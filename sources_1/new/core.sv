==> flow/design.v <==
module addsub #(
    parameter n = 4
)(
    input logic M,
    input logic [n -1:0] A,
    input logic [n -1:0] B,
    output logic [n-1:0] S,
    output logic Cout
);
    logic [n-1:0] Bin;
    assign Bin = M ? ~B : B;
    assign {Cout, S} = A + Bin + M;
endmodule : addsub
module alu(
    input logic opcode,
    input logic [3:0]a,
    input logic [3:0]b,
    output logic [3:0] out,
    output logic carry
);
    addsub addsub_inst0 (
            .M(opcode),
            .A(a),
            .B(b),
            .S(out),
            .Cout(carry)
    );
endmodule 
module core(
    input logic clk, 
    input logic resetn,
    output logic [3:0] regA,
    output logic [3:0] regB,
    output logic [3:0] regO
);
logic [2:0] imm;
logic [3:0] pc;
logic pc_load;
assign  pc_load = J | (C & carryout);
counter_n_bit pc_inst(
    .clk(clk),
    .resetn(resetn),
    .load_data({'b0,imm}),
    .load(pc_load),
    .en(1'b1),   
    .count(pc)
);
logic [7:0] inst;
imem imem_inst(
    .addr(pc),
    .inst(inst)
);
logic J;
logic C;
logic [1:0] D;
logic Sreg;
logic S;
assign J = inst[7];
assign C = inst[6];
assign D = inst[5:4];
assign Sreg = inst[3];
assign imm = inst[2:0];
logic [3:0] enABo;  
decoder decoder_inst(
    .in(D),
    .out(enABo)
);
logic [3:0] regIn;
logic [3:0] AluOut;
mux2x11 mux1(
    .in1(AluOut),
    .in2({1'b0,imm}),
    .sel(~Sreg),
    .out(regIn)
);
register reg_A(
    .clk(clk),
    .resetn(resetn),
    .wen(enABo[0]),
    .D(regIn),
    .Q(regA)
);
register reg_B(
    .clk(clk),
    .resetn(resetn),
    .wen(enABo[1]),
    .D(regIn),
    .Q(regB)
);
register reg_O(
    .clk(clk),
    .resetn(resetn),
    .wen(enABo[2]),
    .D(regA),
    .Q(regO)
);
logic carry, carryout;
alu alu_inst(
    .opcode(imm[2]),
    .a(regA),
    .b(regB),
    .out(AluOut),
    .carry(carry)
);
register #(.n(1)) carry1(
    .clk(clk),
    .resetn(resetn),
    .wen(C),
    .D(carry),
    .Q(carryout)
);
endmodule : core
module counter_n_bit#(
    parameter n = 4
)(
    input logic clk,
    input logic resetn,
    input logic load,
    input logic en,
    input logic [n - 1: 0] load_data,
    output logic [n - 1: 0] count
);
    always_ff @(posedge clk, negedge resetn) begin 
        if(!resetn) count <= 0;
        else begin 
            if(load) count <= load_data;
            else if(en) count <= count + 1;
        end
    end
endmodule : counter_n_bit
module decoder#(
    parameter n = 2
)(
    input logic [n-1:0]in,
    output logic [(1 << n) - 1: 0]out
);
    always @(*)
    begin 
        case(in)
        0: out = 4'b0001;
        1: out = 4'b0010;
        2: out = 4'b0100;
        default: out = 4'b1000;
        endcase
    end
endmodule 
module imem#(
    parameter n = 4
)(
    input logic [3:0] addr,
    output logic [7:0] inst
);
    always @(*) begin 
        case(addr)  
        4'b0000 : inst = 8'b00001000; 
        4'b0001 : inst = 8'b00011001; 
        4'b0010 : inst = 8'b00100010;
        4'b0011 : inst = 8'b00010000; 
        4'b0100 : inst = 8'b01110000; 
        4'b0101 : inst = 8'b00000000;
        4'b0110 : inst = 8'b00010100; 
        4'b0111 : inst = 8'b00000100; 
        4'b1000 : inst = 8'b10110010;
        default : inst = 8'b00110000;   
        endcase
    end
endmodule : imem
module mux2x11#(
    parameter n =4
)(
    input logic [n-1:0] in1,
    input logic [n-1:0] in2,
    input logic sel,
    output logic [n-1:0] out
);
    assign out = sel? in1 : in2;
endmodule : mux2x11
module register#(
    parameter n = 4
)(
    input logic clk,
    input logic resetn,
    input logic wen,
    input logic [n-1:0]D,
    output logic [n-1:0]Q
);
    always @(posedge clk, negedge resetn)
    begin 
        if(~resetn) Q <= 0;
        else if(wen) Q <= D;
    end
endmodule : register
* Tool chain data of core
Tool output for the design above, in the order of the flow. Line numbers count from 1 in the design file above. Operators: Yosys type, input widths -> output width; for muxes data width and select width s. Cell names lack the library's common part. A cell with - has no value.
Design: top module core, clock port clk, cell library sky130hd, timing corner tt_025C_1v80

* After elaboration
Counts by Yosys on the flattened word-level netlist (proc, flatten, opt, wreduce; memories kept). Register bits leave out memories and registers merged into their read ports (data or address); mux counts leave out enables and synchronous resets folded into registers. Print and check cells are left out. Cells with the same type and inputs are merged into one. Memory sizes are those after Yosys's memory passes, which may raise the word count (mostly to a power of two), join words into wider ones and drop unused or constant bits.
Cells by class: add/subtract/negate cells 3, equal/unequal tests 2, multiplexer cells 4, bitwise operators 3, reductions and logical operators 1
Operator list (count):
- $mux 4 | 3
- $pmux 3 s3 | 1
- $add 4x4->5 | 1
- $add 5x1->5 | 1
- $add 4x1->4 const B | 1
- $not 4->4 | 1
- $eq 2x1->1 const B | 1
- $eq 2x2->1 const B | 1
- $logic_not 2->1 | 1
- $and 1x1->1 | 1
- $or 1x1->1 | 1
Word-level totals: register bits 17, ROM bits 128, memory cells 1, input port bits 2, output and inout bits 12, cells after elaboration 19
Memory list:
- (name not given) | depth 16, bits a word 8, read ports 1, write ports 0, line 154 | case(addr)

* Longest topological paths
Yosys ltp: most cells in a row. Word level: on the elaborated netlist, between registers, memories and ports. Mapped: between sequential cells and ports; inverters and the memories' decode and read muxes count.
Logic depth: word-level depth 5, ABC_AREA 1, gate-level depth with buffers 12, gate-level depth less buffers 11

* Mapped cells and area
Yosys stat after the flow's synthesis: flattened, memories mapped to cells. It holds for the ABC_AREA given above (unset counts as 0); a run with the other value may have another netlist. The area totals of this step are shown rounded.
Cell types:
- dfrtp_1 | count 17, area in all 425.408 um2
- ha_1 | count 7, area in all 87.584 um2
- nand2_1 | count 23, area in all 86.333 um2
- o21ai_0 | count 17, area in all 85.082 um2
- inv_1 | count 15, area in all 56.304 um2
- nand3_1 | count 6, area in all 30.029 um2
- nor2_1 | count 7, area in all 26.275 um2
- xor2_1 | count 3, area in all 26.275 um2
- nor2_4 | count 2, area in all 22.522 um2
- fa_1 | count 1, area in all 20.019 um2
- nor2_8 | count 1, area in all 20.019 um2
- nand3_4 | count 1, area in all 17.517 um2
- xnor2_1 | count 2, area in all 17.517 um2
- xor2_2 | count 1, area in all 16.266 um2
- a21oi_1 | count 3, area in all 15.014 um2
- nand4_1 | count 2, area in all 12.512 um2
- buf_6 | count 1, area in all 11.261 um2
- nand3_2 | count 1, area in all 10.01 um2
Other cell types: 6; their cells: 7.
Synthesis totals: standard cells after synthesis 117, cell area after synthesis 1020 um2, sequential area 425 um2, flip-flop cells 17, buffer cells 2

* Timing after synthesis
Path of least setup slack by OpenSTA after synthesis, without wires, with an ideal clock, recovery checks aside; 20% of the period is set as input and as output delay. Where synthesis merged equal registers, the netlist keeps one of their names.
Timing post-synthesis: path kind flip-flop to flip-flop, from register pc_inst.count[3], to register reg_A.Q[1], clock period 2710 ps, setup time 126 ps, launch time at the first pin 0 ps, arrival time 1631 ps, data required time 2584 ps, setup slack 953 ps, delay of the path 1757 ps, stages on the path 10, path buffers 1, period reached after synthesis 1757 ps
"delay of the path" = arrival - input delay + setup time. "stages on the path": output pins that drive a net of the path, with the launching flip-flop's if there is one; two outputs of one cell count as two. "period reached after synthesis" is the clock period less the worst setup slack; recovery checks do not enter. This is arithmetic on one report: input and output delays are still those of the set period (20% each). The rows between start and end are the longest chain of elaborated cells between them; the timing report does not say that the signal goes this way. Where chains are equally long, one stands for them. A line is the first line of the expression or statement that the cell stems from. Yosys adds cells for indexed reads and writes and turns some case tables into memories. A memory read counts as a cell of the chain, while the word-level depth stops at memories. At most two assigning lines are given for a register; there are more.
On the way, post-synthesis: cell sequence dfrtp_1 buf_2 inv_2 nand3_2 xor2_1 fa_1 nand2_1 o21ai_1 nand2_1 o21ai_0, cells in the longest elaborated chain 5, elaborated cells on any way between the ends 9, RTL lines with such cells 5, classes of those cells 2 x add/sub; 2 x eq/ne; 3 x mux; 1 x reduce/logical; 1 x memory
RTL lines, path post-synthesis:
- start, declared | line 121 | output logic [n - 1: 0] count
- start, assigned | line 126 | if(load) count <= load_data;
- start, assigned | line 127 | else if(en) count <= count + 1;
- $mem_v2 16x8 | line 154 | case(addr)
- $mux 4 | line 11 | assign Bin = M ? ~B : B;
- $add 4x4->5 | line 12 | assign {Cout, S} = A + Bin + M;
- $add 5x1->5 | line 12
- $mux 4 | line 176 | assign out = sel? in1 : in2;
- end, assigned | line 189 | if(~resetn) Q <= 0;
- end, assigned | line 190 | else if(wen) Q <= D;
- end, declared | line 185 | output logic [n-1:0]Q

* Worst path after layout
Path of least setup slack in the final report of run 1 (OpenROAD, finished layout, wires in). Where an end is a register, its clock arrival counts in the times. The path's times are printed in steps of 10 ps; the period is the one set.
Timing after layout: path kind flip-flop to flip-flop, from register pc_inst.count[3], to register reg_A.Q[1], clock period 2570 ps, setup time 110 ps, launch time at the first pin 280 ps, arrival time 2340 ps, data required time 2750 ps, setup slack 410 ps, stages on the path 9, path buffers 0
The rows between start and end are the longest chain of elaborated cells between them; the timing report does not say that the signal goes this way. Where chains are equally long, one stands for them. A memory read counts as a cell of the chain, while the word-level depth stops at memories. At most two assigning lines are given for a register; there are more.
On the way, after layout: cell sequence dfrtp_1 inv_2 nand3_2 xor2_1 fa_1 nand2_1 o21ai_1 nand2_1 o21ai_0, cells in the longest elaborated chain 5, elaborated cells on any way between the ends 9, RTL lines with such cells 5, classes of those cells 2 x add/sub; 2 x eq/ne; 3 x mux; 1 x reduce/logical; 1 x memory
RTL lines, path after layout:
- start, declared | line 121 | output logic [n - 1: 0] count
- start, assigned | line 126 | if(load) count <= load_data;
- start, assigned | line 127 | else if(en) count <= count + 1;
- $mem_v2 16x8 | line 154 | case(addr)
- $mux 4 | line 11 | assign Bin = M ? ~B : B;
- $add 4x4->5 | line 12 | assign {Cout, S} = A + Bin + M;
- $add 5x1->5 | line 12
- $mux 4 | line 176 | assign out = sel? in1 : in2;
- end, assigned | line 189 | if(~resetn) Q <= 0;
- end, assigned | line 190 | else if(wen) Q <= D;
- end, declared | line 185 | output logic [n-1:0]Q

Data sheet: physical implementation of core

2 stored runs of core in the flow (synthesis by Yosys, layout by OpenROAD, sky130hd cells), in arbitrary order. Constraints: input delay and output delay 20% of the set period each, output load 0.01 pF.
By "achieved period" is meant the clock period of the run minus its worst setup slack. This is arithmetic on one report: input and output delays are still those of the set period (20% each).
"time used up by the worst setup path" is the time allowed to the run's worst setup path (the clock period less input and output delay, where it has them) less its slack. Clock arrival times count: a late capture clock shortens it, a late launch clock lengthens it.
"total power after layout" is the tool's figure for a default switching activity; nothing was simulated.
"time used up by the worst setup path" is known to 10 ps.
The measured numbers are rounded.

[run 1] flow files
==> flow/run.sh <==
#!/bin/bash
# the make line also repeats the synthesis and layout settings of config.mk as NAME=value (left out here)
make -C /OpenROAD-flow-scripts/flow DESIGN_CONFIG=/design/flow/config.mk WORK_HOME=/design/flow/orfs CLKGATE_MAP_FILE= finish
==> flow/config.mk <==
export PLATFORM = sky130hd
export DESIGN_NAME = core
export DESIGN_NICKNAME = core
export VERILOG_FILES = /design/flow/design.v
export SDC_FILE = /design/flow/constraint.sdc
export NUM_CORES = 4
export LEC_CHECK = 0
export ABC_AREA = 1
export CAP_MARGIN = 35
export CELL_PAD_IN_SITES_DETAIL_PLACEMENT = 2
export CORE_MARGIN = 2
export CORE_UTILIZATION = 46
export CTS_CLUSTER_DIAMETER = 399
export CTS_CLUSTER_SIZE = 82
export MIN_ROUTING_LAYER = met1
export PLACE_DENSITY_LB_ADDON = 0.06
export SETUP_SLACK_MARGIN = -0.01
export SLEW_MARGIN = 10
==> flow/constraint.sdc <==
create_clock -name core_clock -period 2.57 [get_ports {clk}]
set_input_delay 0.5140 -clock core_clock [delete_from_list [all_inputs] [get_ports {clk}]]
set_output_delay 0.5140 -clock core_clock [all_outputs]
set_load 0.01 [all_outputs]

[run 1] result: overall die area 2620 um2; cell area after synthesis 1020 um2; smallest hold slack 502 ps; standard-cell area of the final layout 1200 um2; time used up by the worst setup path 2160 ps; critical path type flip-flop to flip-flop; total power after layout 0.420 mW; worst setup slack after layout 414 ps; utilization of the finished layout 0.558; achieved period 2156 ps; sum of negative setup slack 0 ps

[run 2] flow files
==> flow/run.sh <==
#!/bin/bash
# the make line also repeats the synthesis and layout settings of config.mk as NAME=value (left out here)
make -C /OpenROAD-flow-scripts/flow DESIGN_CONFIG=/design/flow/config.mk WORK_HOME=/design/flow/orfs CLKGATE_MAP_FILE= finish
==> flow/config.mk <==
export PLATFORM = sky130hd
export DESIGN_NAME = core
export DESIGN_NICKNAME = core
export VERILOG_FILES = /design/flow/design.v
export SDC_FILE = /design/flow/constraint.sdc
export NUM_CORES = 4
export LEC_CHECK = 0
export CAP_MARGIN = 20
export CORE_MARGIN = 2
export CORE_UTILIZATION = 40
export SLEW_MARGIN = 20
==> flow/constraint.sdc <==
create_clock -name core_clock -period 3.53 [get_ports {clk}]
set_input_delay 0.7060 -clock core_clock [delete_from_list [all_inputs] [get_ports {clk}]]
set_output_delay 0.7060 -clock core_clock [all_outputs]
set_load 0.01 [all_outputs]

[run 2] result: overall die area 3000 um2; cell area after synthesis 1030 um2; smallest hold slack 513 ps; standard-cell area of the final layout 1210 um2; time used up by the worst setup path 2370 ps; critical path type flip-flop to flip-flop; total power after layout 0.304 mW; worst setup slack after layout 1160 ps; utilization of the finished layout 0.494; achieved period 2369 ps; sum of negative setup slack 0 ps
